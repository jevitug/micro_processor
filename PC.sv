==> flow/design.v <==
module PC(
	input 					init,
								branch_en,				
								CLK,
	input [11:0] 			target,
	output logic 			halt,
	output logic[ 11:0] 	PC);
	always @(posedge CLK)
	if (init && halt) begin
		halt <= 0;
	end
	else if(init) begin
		PC <= 0;
		halt <= 0;
	end
	else begin
		if(PC == 150 || PC == 622) begin
			halt <= 1;		  
			PC <= PC + 1;
		end
		else if (PC > 850)
			halt <= 1;
		else if(branch_en)
			PC <= target;
		else
			PC <= PC + 1;	      
	end
endmodule
From RTL to reports: PC
The steps from the RTL of PC to its reports follow in flow order.
Lines are those of the file above, counted from 1.
Operators carry their Yosys type and port widths (W data, S select, Z words).
Cell names lack the library's common part.
The mark - stands for no value.
- top: PC
- clock input: CLK
- library: sky130hd
- timing corner: tt_025C_1v80

After elaboration
Source: Yosys, flattened and elaborated, memories not mapped. Widths are those after wreduce. Registers that Yosys merges into a memory's read port (data or address) are not register bits. Print and check cells do not count. Equal cells are merged and count once.
- add/sub/neg operators: 1
- multiply operators at 0
- noted div/mod/pow operators: 0
- $lt $le $gt $ge at 1
- equal/unequal tests: 3
- noted shift operators: 0
- muxes and demuxes: 5
- bitwise logic cells: 1
- reduce/logical cells: 5
- operators by type and width (operator ; number):
    $mux W12 ; 3
    $add A12 B1 Y12 const B ; 1
    $gt A12 B10 Y1 const B ; 1
    $eq A12 B10 Y1 const B ; 1
    $eq A12 B8 Y1 const B ; 1
    $ne A3 B3 Y1 const B ; 1
    $reduce_and A2 Y1 ; 1
    $reduce_bool A2 Y1 ; 1
    $reduce_or A2 Y1 ; 1
    $mux W1 ; 2
    $logic_and A1 B1 Y1 ; 1
    $logic_or A1 B1 Y1 ; 1
    $not A1 Y1 ; 1
- bits in registers: 13
- latch bits at 0
- bits in writable memories at 0
- memory bits (read-only): 0
- clocked read ports x word width: 0
- memories kept: 0

Longest topological paths
Depth = most cells in a row (Yosys ltp): at word level without a register or memory, in the mapped netlist without a sequential cell, where the memories' decode and read muxes count.
- noted word-level depth: 4
- ABC_AREA at 0
- noted depth in mapped cells: 7
- mapped depth without buffers at 7

After synthesis
The flow's flattened synthesis, as Yosys stat reports it; memories are mapped. The netlist is that of the ABC_AREA named above (0 if unset); the other value can give another one.
The area totals of this step are shown rounded.
- noted mapped cells: 98
- noted synthesis area: 972 µm²
- flip-flops: 13
- cells by type (cell type ; number):
    edfxtp_1 ; 12
    a211oi_2 ; 7
    a21oi_1 ; 9
    inv_1 ; 12
    xnor2_1 ; 5
    xor2_1 ; 5
    nand3_1 ; 6
    nand4b_1 ; 3
    ha_1 ; 2
    buf_6 ; 2
    dfxtp_1 ; 1
    nor4_1 ; 3
    a211oi_1 ; 2
    clkbuf_1 ; 4
    nand2_1 ; 4
    nor2_1 ; 4
    o2111ai_2 ; 1
    o31ai_1 ; 2
Other cell types: 14; their cells: 14.

Worst setup path after synthesis
Path of least setup slack by OpenSTA after synthesis, without wires, with an ideal clock, recovery checks aside; 20% of the period is set as input and as output delay. Where synthesis merged equal registers, the netlist keeps one of their names.
- path type: reg2reg
- start point: reg PC[0]
- end point: reg PC[0]
- period: 2390 ps
- setup time: 386 ps
- arrival at 1969 ps
- data required time at 2004 ps
- slack at 34 ps
- path delay: 2355 ps
- stages on the path at 8
- noted synthesis period reached: 2356 ps
"path delay" = arrival - input delay + setup time.
"stages on the path": output pins that drive a net of the path, with the launching flip-flop's if there is one; two outputs of one cell count as two.
"synthesis period reached" is the clock period less the worst setup slack; recovery checks do not enter. This is arithmetic on one report: input and output delays are still those of the set period (20% each).
Between the ends stands the longest chain of elaborated cells between them, by number of cells; it is not shown to be the way that was timed. Of several equally long chains one is given.
A line is the first line of the expression or statement that the cell stems from. Yosys adds cells for indexed reads and writes and turns some case tables into memories.
At most two assigning lines are given for a register; there are more.
The path ends at the enable pin of a flip-flop; only ways to that pin are counted.
- path through: edfxtp_1 -> inv_1 -> ha_1 -> nor2b_1 -> o311a_1 -> nor3b_1 -> o21ai_0 -> mux2i_1
- cells in the longest elaborated chain: 4
- elaborated cells on any way between the ends: 6
- RTL lines with such cells at 2
- classes of those cells: compare: 1; eq/ne: 3; reduce/logical: 2
- RTL lines, path post-synthesis (item ; line ; RTL):
    from (decl) ; 7 ; output logic[ 11:0] PC);
    from (assign) ; 19 ; PC <= PC + 1;
    from (assign) ; 24 ;
    $eq A12 B8 Y1 ; 17 ; if(PC == 150 || PC == 622) begin
    $logic_or A1 B1 Y1 ; 17 ;
    $ne A3 B3 Y1 ; - ;
    $reduce_and A2 Y1 ; - ;
    to (assign) ; 19 ;
    to (assign) ; 24 ;
    to (decl) ; 7 ;

Worst path after layout
Path of least setup slack in the final report of entry B (OpenROAD, finished layout, wires in). Where an end is a register, its clock arrival counts in the times.
The report prints the path's times to 10 ps; the period is as set.
- path type: reg2reg
- start point: reg PC[6]
- end point: reg PC[7]
- period: 1750 ps
- setup time: 170 ps
- arrival at 2190 ps
- data required time at 1870 ps
- slack at -320 ps
- stages on the path at 7
Between the ends stands the longest chain of elaborated cells between them, by number of cells; it is not shown to be the way that was timed. Of several equally long chains one is given.
At most two assigning lines are given for a register; there are more.
The path ends at the data pin of a flip-flop with enable; ways to the enable are not counted.
- path through: edfxtp_1 -> or4b_4 -> nor3_4 -> o2111ai_4 -> and2_4 -> buf_12 -> o31ai_4
- cells in the longest elaborated chain: 4
- elaborated cells on any way between the ends: 8
- classes of those cells: add/sub: 1; compare: 1; eq/ne: 2; mux: 3; reduce/logical: 1
- RTL lines, path after layout (item ; line ; RTL):
    from (decl) ; 7 ; output logic[ 11:0] PC);
    from (assign) ; 19 ; PC <= PC + 1;
    from (assign) ; 24 ;
    $add A12 B1 Y12 ; 26 ; PC <= PC + 1;
    $mux W12 ; 23 ; else if(branch_en)
    $mux W12 ; 21 ; else if (PC > 850)
    $mux W12 ; 17 ; if(PC == 150 || PC == 622) begin
    to (assign) ; 19 ;
    to (assign) ; 24 ;
    to (decl) ; 7 ;

Memo
Re: implementation data of PC

Measured data: module PC, platform sky130hd, 2 stored runs of the flow under differing settings, order arbitrary. Input and output delays are each 20% of the period that was set; the output load is 0.01 pF.
"achieved clock period" = clock period - worst setup slack. The figure is calculated, with input and output delays left at 20% of the set period.
"worst setup path time": the worst setup path's part of the clock period (all of it between registers, 20% less for each end at a port) less its slack. A launch clock that arrives late makes it longer, a capture clock that arrives late makes it shorter.
"total power after layout" is the tool's figure for a default switching activity; nothing was simulated.
"worst setup path time" is given in steps of 10 ps.
Measured values are rounded.

Entry A
Settings were period_ns = 1.82; CORE_UTILIZATION = 57; SETUP_SLACK_MARGIN = 0.07; PLACE_DENSITY_LB_ADDON = 0.21; HOLD_SLACK_MARGIN = -0.07; CELL_PAD_IN_SITES_GLOBAL_PLACEMENT = 1; CELL_PAD_IN_SITES_DETAIL_PLACEMENT = 2; TNS_END_PERCENT = 50; GPL_ROUTABILITY_DRIVEN = 1; SLEW_MARGIN = 10; CAP_MARGIN = 20; CORE_MARGIN = 2
- not finished: placement ended with error FLW-0024

Entry B
Settings were period_ns = 1.75; CORE_UTILIZATION = 27; CELL_PAD_IN_SITES_DETAIL_PLACEMENT = 2; TNS_END_PERCENT = 65; ABC_AREA = 0; GPL_TIMING_DRIVEN = 0; CTS_CLUSTER_SIZE = 85; CTS_CLUSTER_DIAMETER = 299; MAX_ROUTING_LAYER = met4; CAP_MARGIN = 20; CORE_MARGIN = 2; SLEW_MARGIN = 20
- achieved clock period at 2,070 ps
- worst setup path time: 2,070 ps
- worst path kind: reg2reg
- standard-cell area after layout: 1,590 µm²
- chip area after synthesis (Yosys) at 972 µm²
- die outline area at 4,100 µm²
- noted the worst slack on setup checks: -320 ps
- total negative setup slack: -7,230 ps
- worst hold slack after layout at 678 ps
- noted the total power after layout: 1.21 mW
