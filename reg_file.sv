==> flow/design.v <==
module reg_file #(parameter W=8, D=4)(		  
    input           CLK,
    write_en,
    input  [ D-1:0] 	 raddrA,
							 raddrB,
							 raddrC,
							 waddr,
    input  [ W-1:0] data_in,
    output [ W-1:0] data_outA,
    output logic [W-1:0] data_outB,
    output logic [W-1:0] data_outC,
	 output logic[7:0] data_outBranchTarget,
	 output logic[7:0] data_outLoadFunc
    );
    logic [W-1:0] registers[2**D];	   
    assign      data_outA = registers[raddrA];	 					
    always_comb data_outB = registers[raddrB];               
    always_comb data_outC = registers[raddrC];               
	 always_comb data_outBranchTarget = registers[4'b1110];
	 always_comb data_outLoadFunc = registers[4'b1111];
    always_ff @ (posedge CLK)
    if (write_en)	                              
    registers[waddr] <= data_in;
endmodule
# Reports on reg_file
# Tool output for the design above, in the order of the flow.
# Line numbers count from 1 in the design file above.
# Operators: Yosys type, input widths -> output width; for muxes data width and select width s.
# Cell names lack the library's common part.
# A cell with - has no value.
# inputs
top_module	reg_file
clock_port	CLK
cell_library	sky130hd
corner	tt_025C_1v80

# After elaboration
# Yosys after proc, flatten, opt, wreduce and memory -nomap, before mapping. Enables and synchronous resets that opt folds into registers are not counted as muxes. Memory bits, and registers merged into a memory's read port (data or address), are not among the register bits. Print and check cells are not counted. Equal cells are merged and count once.
# Yosys's memory passes give these memory sizes; they may raise the number of words (mostly to a power of two), join words into wider ones and drop unused or constant bits.
# word_totals
romBits	0
latchBits	0
mem_count	1
mem_bits_rw	128
word_cells	4
regBits	0
output_inout_bits	40
# memory_table
memory	words	width	line	text
registers	16	8	15	logic [W-1:0] registers[2**D];
# classes
shift	0
mux	3
n_cmp	0
eq_ne	0
add_sub_neg	0
logic	0
reduce_logical	0
div_mod_pow	0
multipliers	0
# op_table
operator	count
$mux 8	1
$mux 4	1
$mux 1	1

# Longest topological paths
# Depth = most cells in a row (Yosys ltp): at word level without a register or memory, in the mapped netlist without a sequential cell, where the memories' decode and read muxes count.
# depth
ltp_word	1
ABC_AREA	0
ltp_mapped	5

# Netlist
# Source: synth_stat.txt of the flow (Yosys; design flattened, memories mapped). It holds for the ABC_AREA given above (unset counts as 0); a run with the other value may have another netlist.
# by_type
cell_type	count	type_area_um2
edfxtp_1	128	3.84E+03
mux4_2	52	1.17E+03
mux4_1	42	1.1E+03
a22oi_1	48	360.346
buf_6	9	101.347
nand2_1	25	93.84
clkdlybuf4s25_2	6	60.058
nor2_1	15	56.304
mux4_4	2	50.048
buf_2	5	25.024
nor2b_1	4	25.024
buf_4	3	22.522
nor3_1	4	20.019
and2_1	3	18.768
buf_1	5	18.768
and2b_1	2	15.014
nand3b_1	2	15.014
nand2b_1	2	12.512
# Not listed: further types 3, cells in them 4.
# synth_totals
area_um2	7034.2
stdcells	361
buffers	30
seqArea_um2	3843.7
flip_flops	128

# Worst setup path after synthesis
# OpenSTA on the mapped netlist: ideal clock, no wires. The path of least setup slack (recovery checks aside). Input and output delay are each 20% of the period. Register names are those of the netlist, which keeps one name where synthesis merged equal registers.
# synth_timing
kind	input-to-reg
from	in waddr[3]
to	mem registers[0][0]
t_required_ns	1.597
stages	2
delay_ns	1.493
slack_ns	0.091
setup_time_ns	0.383
input_delay_ns	0.396
clock_period_ns	1.98
t_arrival_ns	1.506
period_less_setup_slack_ns	1.889
# "delay_ns" = arrival - input delay + setup time.
# "stages": output pins that drive a net of the path, with the launching flip-flop's if there is one; two outputs of one cell count as two.
# "period_less_setup_slack_ns" is the clock period less the worst setup slack; recovery checks do not enter. This is arithmetic on one report: input and output delays are still those of the set period (20% each).
# The rows between start and end are the longest chain of elaborated cells between them; the timing report does not say that the signal goes this way. Where chains are equally long, one stands for them.
# Each line given opens the expression or statement behind the cell; cells for indexed reads and writes are added by Yosys, which also makes memories of some case tables.
# synth_via
cell_sequence	or3b_2 nor3_1
elab_chain_len	1
# synth_lines
element	line	text
start: declaration	7	waddr,
$mux 4	22	if (write_en)
end: declaration	15	logic [W-1:0] registers[2**D];

# Timing after layout
# Path of least setup slack in the final report of run 1 (OpenROAD, finished layout, wires in). Where an end is a register, its clock arrival counts in the times.
# layout_timing
kind	reg-to-output
from	mem registers[0][0]
to	out data_outA[0]
clock_period_ns	2.3
t_arrival_ns	1.88
t_required_ns	1.84
out_delay_ns	0.46
slack_ns	-0.04
stages	5
# The rows between start and end are the longest chain of elaborated cells between them; the timing report does not say that the signal goes this way. Where chains are equally long, one stands for them.
# A memory read counts as a cell of the chain, while the word-level depth stops at memories.
# layout_via
cell_sequence	edfxtp_1 mux4_4 a22oi_2 nand2_1 buf_2
elab_chain_len	1
# layout_lines
element	line	text
start: declaration	15	logic [W-1:0] registers[2**D];
$mem_v2 16x8	15
end: declaration	9	output [ W-1:0] data_outA,

--- measured runs ---
2 stored runs of reg_file in the flow (synthesis by Yosys, layout by OpenROAD, sky130hd cells), in arbitrary order. Constraints: input delay and output delay 20% of the set period each, output load 0.01 pF.
"achievedPeriod_ns" means the clock period less the worst setup slack. The figure is calculated, with input and output delays left at 20% of the set period.
"worst_path_ns" is the time allowed to the run's worst setup path (the clock period less input and output delay, where it has them) less its slack. Clock arrival times count: a late capture clock shortens it, a late launch clock lengthens it.
"design_power_uw" is the tool's figure for a default switching activity; nothing was simulated.

Run 1, flow files:
==> flow/run.sh <==
#!/bin/bash
# the make line also repeats the synthesis and layout settings of config.mk as NAME=value (left out here)
make -C /OpenROAD-flow-scripts/flow DESIGN_CONFIG=/design/flow/config.mk WORK_HOME=/design/flow/orfs CLKGATE_MAP_FILE= finish
==> flow/config.mk <==
export PLATFORM = sky130hd
export DESIGN_NAME = reg_file
export DESIGN_NICKNAME = reg_file
export VERILOG_FILES = /design/flow/design.v
export SDC_FILE = /design/flow/constraint.sdc
export NUM_CORES = 4
export LEC_CHECK = 0
export CAP_MARGIN = 20
export CORE_MARGIN = 2
export CORE_UTILIZATION = 40
export SLEW_MARGIN = 20
==> flow/constraint.sdc <==
create_clock -name core_clock -period 2.3 [get_ports {CLK}]
set_input_delay 0.4600 -clock core_clock [delete_from_list [all_inputs] [get_ports {CLK}]]
set_output_delay 0.4600 -clock core_clock [all_outputs]
set_load 0.01 [all_outputs]

==> results of run 1, as CSV <==
result,value
fin_tns_ns,-0.074
util_pct,54.5
synthesis_area_um2,7034.2
design_die_area_um2,18662.3
design_power_uw,6189
achievedPeriod_ns,2.344
worst_hold_slack_ns,0.964
fin_ws_ns,-0.044
worst_path_ns,1.88
critical_path_type,"reg-to-output"
layout_stdcell_area_um2,9397.8

Run 2, flow files:
==> flow/run.sh <==
#!/bin/bash
# the make line also repeats the synthesis and layout settings of config.mk as NAME=value (left out here)
make -C /OpenROAD-flow-scripts/flow DESIGN_CONFIG=/design/flow/config.mk WORK_HOME=/design/flow/orfs CLKGATE_MAP_FILE= finish
==> flow/config.mk <==
export PLATFORM = sky130hd
export DESIGN_NAME = reg_file
export DESIGN_NICKNAME = reg_file
export VERILOG_FILES = /design/flow/design.v
export SDC_FILE = /design/flow/constraint.sdc
export NUM_CORES = 4
export LEC_CHECK = 0
export ABC_AREA = 1
export CAP_MARGIN = 20
export CELL_PAD_IN_SITES_GLOBAL_PLACEMENT = 0
export CORE_ASPECT_RATIO = 1.89
export CORE_MARGIN = 5
export CORE_UTILIZATION = 67
export CTS_CLUSTER_DIAMETER = 249
export GPL_ROUTABILITY_DRIVEN = 1
export HOLD_SLACK_MARGIN = 0.01
export PLACE_DENSITY = 0.49
export SETUP_SLACK_MARGIN = 0.75
export SLEW_MARGIN = 20
==> flow/constraint.sdc <==
create_clock -name core_clock -period 2.64 [get_ports {CLK}]
set_input_delay 0.5280 -clock core_clock [delete_from_list [all_inputs] [get_ports {CLK}]]
set_output_delay 0.5280 -clock core_clock [all_outputs]
set_load 0.01 [all_outputs]

Run 2: no results, routing failed with GRT-0232
--- end ---
